==> flow/design.v <==
module clock_detect(netclk, clk, reset, no_clock);
   input netclk;
   input clk;
   input reset;
   output no_clock;
   reg 	       clk_detect_ff;
   reg [10:0]  clk_detect_count;
   reg 	       no_clock;
   always @(posedge clk or posedge reset)
     begin
	if (reset)
	  begin
	     clk_detect_ff <= 1'b0;
	     clk_detect_count <= 11'd0;
	     no_clock <= 1'b0;
	  end
	else
	  begin
	     clk_detect_ff <= netclk;
	     if (netclk && !clk_detect_ff)
	       begin
		  no_clock <= 1'b0;
		  clk_detect_count <= 11'd0;
	       end
	     else
	       begin
		  clk_detect_count <= clk_detect_count + 1;
		  if (clk_detect_count == 11'd2047)
		    begin
		       no_clock <= 1'b1;
		    end
	       end  
	  end  
     end  
endmodule  
# [Reports on clock_detect]
# What the tools print for clock_detect, step after step.
# Line numbers count from 1 in the design file above.
# Operators carry their Yosys type and port widths (W data, S select, Z words).
# Library cell names are shortened.
# Not given: -
[design] design="clock_detect" clk_port="clk" cell_library="sky130hd" lib_corner="tt_025C_1v80"

# [After elaboration]
# Source: Yosys, flattened and elaborated, memories not mapped. Widths are those after wreduce. Registers that Yosys merges into a memory's read port (data or address) are not register bits. Print and check cells do not count. Equal cells are merged and count once.
[word_totals] ff_bits=13 word_cells=11
[classes] addsub=1 n_eq=1 mux=3 reduce_and_logical=3
[ops] op="$add A11 B1 Y11 const B" count=1
[ops] op="$eq A11 B11 Y1 const B" count=1
[ops] op="$mux W11" count=1
[ops] op="$reduce_bool A2 Y1" count=1
[ops] op="$mux W1" count=2
[ops] op="$logic_and A1 B1 Y1" count=1
[ops] op="$logic_not A1 Y1" count=1

# [Depth]
# Longest topological path by Yosys (ltp), each cell counted once; first at word level (registers and memories cut), then after technology mapping (sequential cells cut; the memories' decode and read muxes count).
[depth] depth_word=3 ABC_AREA=0 ltp_mapped=4 depth_no_buf=4

# [Mapped cells and area]
# Source: synth_stat.txt of the flow (Yosys; design flattened, memories mapped). It holds for the ABC_AREA given above (unset counts as 0); a run with the other value may have another netlist.
# Totals and module areas in this step are rounded.
[types] cell_type="dfrtp_1" count=13 area_total_um2=325.312
[types] cell_type="a21oi_1" count=5 area_total_um2=25.024
[types] cell_type="o31ai_1" count=3 area_total_um2=22.522
[types] cell_type="or4_1" count=3 area_total_um2=22.522
[types] cell_type="nand2_1" count=5 area_total_um2=18.768
[types] cell_type="xor2_1" count=2 area_total_um2=17.517
[types] cell_type="nand3_1" count=3 area_total_um2=15.014
[types] cell_type="nor2_1" count=4 area_total_um2=15.014
[types] cell_type="ha_1" count=1 area_total_um2=12.512
[types] cell_type="nand2b_1" count=2 area_total_um2=12.512
[types] cell_type="inv_1" count=3 area_total_um2=11.261
[types] cell_type="or4_4" count=1 area_total_um2=11.261
[types] cell_type="mux2i_1" count=1 area_total_um2=10.01
[types] cell_type="nand3_2" count=1 area_total_um2=10.01
[types] cell_type="o21ai_0" count=2 area_total_um2=10.01
[types] cell_type="xnor2_1" count=1 area_total_um2=8.758
[types] cell_type="or3_2" count=1 area_total_um2=7.507
[types] cell_type="and2_1" count=1 area_total_um2=6.256
# Other cell types: 4; their cells: 4.
[mapped] cell_count=56 yosys_area_um2=583 ffs=13 buf_cells=1

# [Worst setup path after synthesis]
# Path of least setup slack by OpenSTA after synthesis, without wires, with an ideal clock, recovery checks aside; 20% of the period is set as input and as output delay. Where synthesis merged equal registers, the netlist keeps one of their names.
[synth_timing] path_type="reg-to-reg" start="reg clk_detect_count[0]" end="reg clk_detect_count[10]" clock_period_ns=1.35 setup_ns=0.123 launch_ns=0.000 t_arrival_ns=1.180 required_ns=1.227 path_slack_ns=0.046 delay_ns=1.303 driving_pins=5 period_less_setup_slack_ns=1.304
# "delay_ns" is the arrival time less input delay plus setup time.
# "driving_pins": output pins that drive a net of the path, with the launching flip-flop's if there is one; two outputs of one cell count as two.
# "period_less_setup_slack_ns" is the clock period less the worst setup slack; recovery checks do not enter. This is arithmetic on one report: input and output delays are still those of the set period (20% each).
# The rows between start and end are the longest chain of elaborated cells between them; the timing report does not say that the signal goes this way. Where chains are equally long, one stands for them.
# Each line given opens the expression or statement behind the cell; cells for indexed reads and writes are added by Yosys, which also makes memories of some case tables.
# At most two assigning lines are given for a register; there are more.
[synth_via] cell_sequence="dfrtp_1 > ha_1 > nand2_1 > or4_4 > mux2i_1" elab_chain_len=2 cells_between=2 cone_lines=2 cone_classes="add/sub (1); mux (1)"
[synth_rtl] element="start, declared" line_no=7 rtl="reg [10:0]  clk_detect_count;"
[synth_rtl] element="start, assigned" line_no=14 rtl="clk_detect_count <= 11'd0;"
[synth_rtl] element="start, assigned" line_no=27 rtl="clk_detect_count <= clk_detect_count + 1;"
[synth_rtl] element="$add A11 B1 Y11" line_no=27
[synth_rtl] element="$mux W11" line_no=20 rtl="if (netclk && !clk_detect_ff)"
[synth_rtl] element="end, assigned" line_no=23 rtl="clk_detect_count <= 11'd0;"
[synth_rtl] element="end, assigned" line_no=27
[synth_rtl] element="end, declared" line_no=7

# [Path in the finished layout]
# Path of least setup slack in the final report of run 1 (OpenROAD, finished layout, wires in). Where an end is a register, its clock arrival counts in the times.
[layout_timing] path_type="reg-to-output" start="reg no_clock" end="out no_clock" clock_period_ns=2.71 launch_ns=0.27 t_arrival_ns=1.17 required_ns=2.17 path_slack_ns=1.00 driving_pins=2
# At most two assigning lines are given for a register; there are more.
[layout_via] cell_sequence="dfrtp_1 > clkdlybuf4s50_1" elab_chain_len=0 cells_between=0 cone_lines=0
[layout_rtl] element="start, declared" line_no=5 rtl="output no_clock;"
[layout_rtl] element="start, assigned" line_no=15 rtl="no_clock <= 1'b0;"
[layout_rtl] element="start, assigned" line_no=22 rtl="no_clock <= 1'b0;"
[layout_rtl] element="end, declared" line_no=5

Measured data: module clock_detect, platform sky130hd, 2 stored runs of the flow under differing settings, order arbitrary. Input and output delays are each 20% of the period that was set; the output load is 0.01 pF.
By "achievedPeriod_ns" is meant the clock period of the run minus its worst setup slack. This is arithmetic on one report: input and output delays are still those of the set period (20% each).
"worst_setup_path_time_ns" is the time allowed to the run's worst setup path (the clock period less input and output delay, where it has them) less its slack. Clock arrival times count: a late capture clock shortens it, a late launch clock lengthens it.
"power_total_uw": no workload was simulated; the value follows from the tool's default switching activity.
Values from the reports are rounded here.

[flow] run 1: files
==> flow/run.sh <==
#!/bin/bash
# the make line also repeats the synthesis and layout settings of config.mk as NAME=value (left out here)
make -C /OpenROAD-flow-scripts/flow DESIGN_CONFIG=/design/flow/config.mk WORK_HOME=/design/flow/orfs CLKGATE_MAP_FILE= finish
==> flow/config.mk <==
export PLATFORM = sky130hd
export DESIGN_NAME = clock_detect
export DESIGN_NICKNAME = clock_detect
export VERILOG_FILES = /design/flow/design.v
export SDC_FILE = /design/flow/constraint.sdc
export NUM_CORES = 4
export LEC_CHECK = 0
export CAP_MARGIN = 20
export CELL_PAD_IN_SITES_DETAIL_PLACEMENT = 1
export CELL_PAD_IN_SITES_GLOBAL_PLACEMENT = 0
export CORE_MARGIN = 2
export CORE_UTILIZATION = 34
export CTS_CLUSTER_SIZE = 16
export GPL_TIMING_DRIVEN = 1
export MAX_ROUTING_LAYER = met4
export PLACE_DENSITY_LB_ADDON = 0.18
export SLEW_MARGIN = 20
==> flow/constraint.sdc <==
create_clock -name core_clock -period 2.71 [get_ports {clk}]
set_input_delay 0.5420 -clock core_clock [delete_from_list [all_inputs] [get_ports {clk}]]
set_output_delay 0.5420 -clock core_clock [all_outputs]
set_load 0.01 [all_outputs]

[flow] run 1: metrics
[metrics] power_total_uw = 413
[metrics] achievedPeriod_ns = 1.709
[metrics] setup_tns_ns = 0.000
[metrics] worst_setup_path_time_ns = 1.17
[metrics] worstPathKind = reg-to-output
[metrics] timing.setup.ws_ns = 1.00
[metrics] finish.stdcell_area_um2 = 656
[metrics] yosys.chip_area_um2 = 583
[metrics] dieArea_um2 = 2060
[metrics] hold_worst_slack_ns = 0.468
[metrics] fin_util_pct = 42.1

[flow] run 2: files
==> flow/run.sh <==
#!/bin/bash
# the make line also repeats the synthesis and layout settings of config.mk as NAME=value (left out here)
make -C /OpenROAD-flow-scripts/flow DESIGN_CONFIG=/design/flow/config.mk WORK_HOME=/design/flow/orfs CLKGATE_MAP_FILE= finish
==> flow/config.mk <==
export PLATFORM = sky130hd
export DESIGN_NAME = clock_detect
export DESIGN_NICKNAME = clock_detect
export VERILOG_FILES = /design/flow/design.v
export SDC_FILE = /design/flow/constraint.sdc
export NUM_CORES = 4
export LEC_CHECK = 0
export ABC_AREA = 0
export CAP_MARGIN = 20
export CELL_PAD_IN_SITES_GLOBAL_PLACEMENT = 1
export CORE_ASPECT_RATIO = 0.98
export CORE_MARGIN = 2
export CORE_UTILIZATION = 61
export CTS_CLUSTER_DIAMETER = 111
export GPL_ROUTABILITY_DRIVEN = 1
export MAX_ROUTING_LAYER = met4
export PLACE_DENSITY_LB_ADDON = 0.05
export SETUP_SLACK_MARGIN = 0.24
export SLEW_MARGIN = 20
==> flow/constraint.sdc <==
create_clock -name core_clock -period 1.4 [get_ports {clk}]
set_input_delay 0.2800 -clock core_clock [delete_from_list [all_inputs] [get_ports {clk}]]
set_output_delay 0.2800 -clock core_clock [all_outputs]
set_load 0.01 [all_outputs]

[flow] run 2: incomplete, floorplanning halted on PDN-0185
