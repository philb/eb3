==> flow/design.v <==
module tx_framer(netclk, reset, txdata, flag_fill, data_in, data_available, data_consumed, eop, underrun, active);
   input         netclk;
   input 	 reset;
   output 	 txdata;
   input 	 flag_fill;
   input [7:0]   data_in;
   input 	 data_available;
   output        data_consumed;
   input 	 eop;
   output 	 underrun;
   output 	 active;
   reg [4:0] 	 state;
   parameter IDLE = 5'b00001;
   parameter OPENING_FLAG = 5'b00010;
   parameter IN_FRAME = 5'b00100;
   parameter FCS = 5'b01000;
   parameter CLOSING_FLAG = 5'b10000;
   wire [15:0] 	 new_crc;
   reg [15:0] 	 lfsr;
   wire 	 need_zero_insert;
   wire 	 txdata;
   reg [7:0] 	 data;
   reg [4:0] 	 bitn;
   reg [4:0] 	 out_bits;
   reg 		 data_consumed;
   reg 		 underrun;
   assign new_crc[0]  = txdata ^ lfsr[15];
   assign new_crc[1]  = lfsr[0];
   assign new_crc[2]  = lfsr[1];
   assign new_crc[3]  = lfsr[2];
   assign new_crc[4]  = lfsr[3];
   assign new_crc[5]  = lfsr[4] ^ txdata ^ lfsr[15];
   assign new_crc[6]  = lfsr[5];
   assign new_crc[7]  = lfsr[6];
   assign new_crc[8]  = lfsr[7];
   assign new_crc[9]  = lfsr[8];
   assign new_crc[10] = lfsr[9];
   assign new_crc[11] = lfsr[10];
   assign new_crc[12] = lfsr[11] ^ txdata ^ lfsr[15];
   assign new_crc[13] = lfsr[12];
   assign new_crc[14] = lfsr[13];
   assign new_crc[15] = lfsr[14];
   assign need_zero_insert = (state == IN_FRAME) && (out_bits[4:0] == 5'b11111);
   assign txdata = need_zero_insert ? 1'b0 : ((state == IDLE) ? 1'b1 : ((state == FCS) ? !lfsr[15] : data[0]));
   assign active = (state != IDLE);
   always @(negedge netclk or posedge reset)
     begin
	if (reset)
	  begin
	     state <= IDLE;
	     underrun <= 1'b0;
	  end
	else
	  begin
	     case (state)
	       IDLE:
		 begin
		    data <= 8'h7E;
		    bitn <= 0;
		    if (flag_fill)
		      begin
			 state <= CLOSING_FLAG;
		      end
		    else if (data_available)
		      begin
			 state <= OPENING_FLAG;
		      end
		    else
		      begin
			 state <= IDLE;
		      end
		 end
	       OPENING_FLAG:
		 begin
		    if (bitn == 7)
		      begin
			 bitn <= 0;
			 out_bits <= 5'b00000;
			 lfsr <= 16'hffff;
			 state <= IN_FRAME;
			 data <= data_in;
			 data_consumed <= 1'b1;
		      end
		    else
		      begin
			 data_consumed <= 1'b0;
			 bitn <= bitn + 1;
			 data <= { 1'b1, data[7:1] };
		      end
		 end
	       IN_FRAME:
		 begin
		    out_bits <= { txdata, out_bits[4:1] };
		    if (!need_zero_insert)
		      begin
			 lfsr[15:0] <= new_crc[15:0];
			 if (bitn == 7)
			   begin
			      bitn <= 0;
			      if (!eop && data_available)
				begin
				   data <= data_in;
				   data_consumed <= 1'b1;
				end
			      else if (!eop)
				begin
				   state <= CLOSING_FLAG;
				   data <= 8'hff;   
				   underrun <= 1'b1;
				end
			      else
				begin
				   state <= FCS;
				end
			   end
			 else
			   begin
			      data_consumed <= 1'b0;
			      bitn <= bitn + 1;
			      data <= { 1'b1, data[7:1] };
			   end  
		      end  
		 end  
	       FCS:
		 begin
		    data_consumed <= 1'b0;
		    out_bits <= { txdata, out_bits[4:1] };
		    if (!need_zero_insert)
		      begin
			 if (bitn == 15)
			   begin
			      bitn <= 0;
			      state <= CLOSING_FLAG;
			      data <= 8'h7e;
			   end
			 else
			   begin
			      bitn <= bitn + 1;
			      lfsr <= { lfsr[14:0], 1'b1 };
			   end  
		      end  
		 end
	       CLOSING_FLAG:
		 begin
		    data <= { 1'b1, data[7:1] };
		    if (bitn == 7)
		      begin
			 bitn <= 0;
			 data <= 8'h7e;
			 state <= flag_fill ? CLOSING_FLAG : IDLE;
		      end
		    else
		      begin
			 bitn <= bitn + 1;
		      end
		 end
 	     endcase  
	  end  
     end  
endmodule  
* From RTL to reports: tx_framer *
Tool output for the design above, in the order of the flow.
Lines are those of the file above, counted from 1.
Operators carry their Yosys type and port widths (W data, S select, Z words).
Library cell names are shortened.
Not given: -

set-up
  top module = tx_framer
  clock = netclk
  standard-cell library = sky130hd
  library corner = tt_025C_1v80

* After elaboration *
Yosys after proc, flatten, opt, wreduce and memory -nomap, before mapping. Memory bits, and registers merged into a memory's read port (data or address), are not among the register bits. Print and check cells are not counted. Equal cells are merged and count once.

word-level totals
  register bits = 41
  elaborated cells = 93

operators by class
  add/sub/neg operators = 1
  equal/unequal tests = 19
  mux-type cells = 41
  bitwise gates (word level) = 9
  reduce/logical cells = 16

operator list
  operator               count
  $mux W5                15
  $mux W16               4
  $mux W8                8
  $pmux W16 S3           1
  $pmux W8 S5            1
  $pmux W5 S5            1
  $pmux W5 S4            1
  $ne A2 B2 Y1 const B   8
  $reduce_and A6 Y1      2
  $eq A5 B3 Y1 const B   2
  $eq A5 B4 Y1 const B   2
  $eq A5 B5 Y1 const B   2
  $pmux W5 S2            1
  $reduce_and A4 Y1      2
  $reduce_and A8 Y1      1
  $mux W1                7
  $xor A1 B1 Y1          5
  $add A5 B1 Y5 const B  1
  $eq A5 B1 Y1 const B   1
  $ne A5 B1 Y1 const B   1
  $eq A5 B2 Y1 const B   1
  $reduce_and A5 Y1      1
  $reduce_bool A5 Y1     1
  $not A1 Y1             4
  $reduce_or A2 Y1       2
  $ne A4 B4 Y1 const B   1
  $ne A3 B3 Y1 const B   1
  $reduce_and A3 Y1      1

Other operator kinds: 6; their cells: 8.

* Depth *
Longest topological path by Yosys (ltp), each cell counted once; first at word level (registers and memories cut), then after technology mapping (sequential cells cut; the memories' decode and read muxes count).

depth
  word-level depth = 8
  ABC_AREA = 0
  mapped depth = 8

* After synthesis *
Yosys stat after the flow's synthesis: flattened, memories mapped to cells. It holds for the ABC_AREA given above (unset counts as 0); a run with the other value may have another netlist.

cell types
  cell type  count
  edfxtp_1   35
  dfrtn_1    5
  or2_2      14
  nor2_1     22
  nor2b_1    8
  o21ai_0    10
  nand2_1    12
  a21oi_1    8
  ha_1       3
  nor3_1     7
  dfstp_2    1
  nand2b_1   4
  buf_6      2
  nand3_1    4
  and3_1     3
  inv_1      5
  a32oi_1    2
  xor2_1     2

Not listed: further types 21, cells in them 26.

mapped netlist
  cell count = 173
  mapped area = 0.0019806 mm^2
  sequential area = 0.0012024 mm^2
  flip-flop cells = 41
  buffer cells = 8

Data sheet: physical implementation of tx_framer

Flow measurements of tx_framer on sky130hd: 2 stored runs with different settings, listed in no order. Input and output delays are each 20% of the period that was set; the output load is 0.01 pF.
"total power of the final layout" rests on the timing tool's default activity at the inputs, not on a simulated workload.
Among the settings, . means not set for that run.

name                                     run 1      run 2
period_ns                                5.47       4.93
CAP_MARGIN                               20         20
CORE_MARGIN                              2          2
CORE_UTILIZATION                         40         55
SLEW_MARGIN                              20         15
SETUP_SLACK_MARGIN                       .          0.19
PLACE_DENSITY                            .          0.69
HOLD_SLACK_MARGIN                        .          -0.03
ABC_AREA                                 .          0
CTS_CLUSTER_SIZE                         .          46
CTS_CLUSTER_DIAMETER                     .          179
MIN_ROUTING_LAYER                        .          met1
MAX_ROUTING_LAYER                        .          met4
lowest hold slack (ns)                   0.426      0.443
setup slack of the critical path (ns)    0.074      0.114
standard-cell area after routing (mm^2)  0.0025012  0.002595
final utilization (%)                    52.6       76.6
sum of negative setup slack (ns)         0.000      0.000
total power of the final layout (uW)     862.7      957.8
area of the synthesized netlist (mm^2)   0.0019806  0.0019806
area inside the die boundary (mm^2)      0.0055301  0.0040973
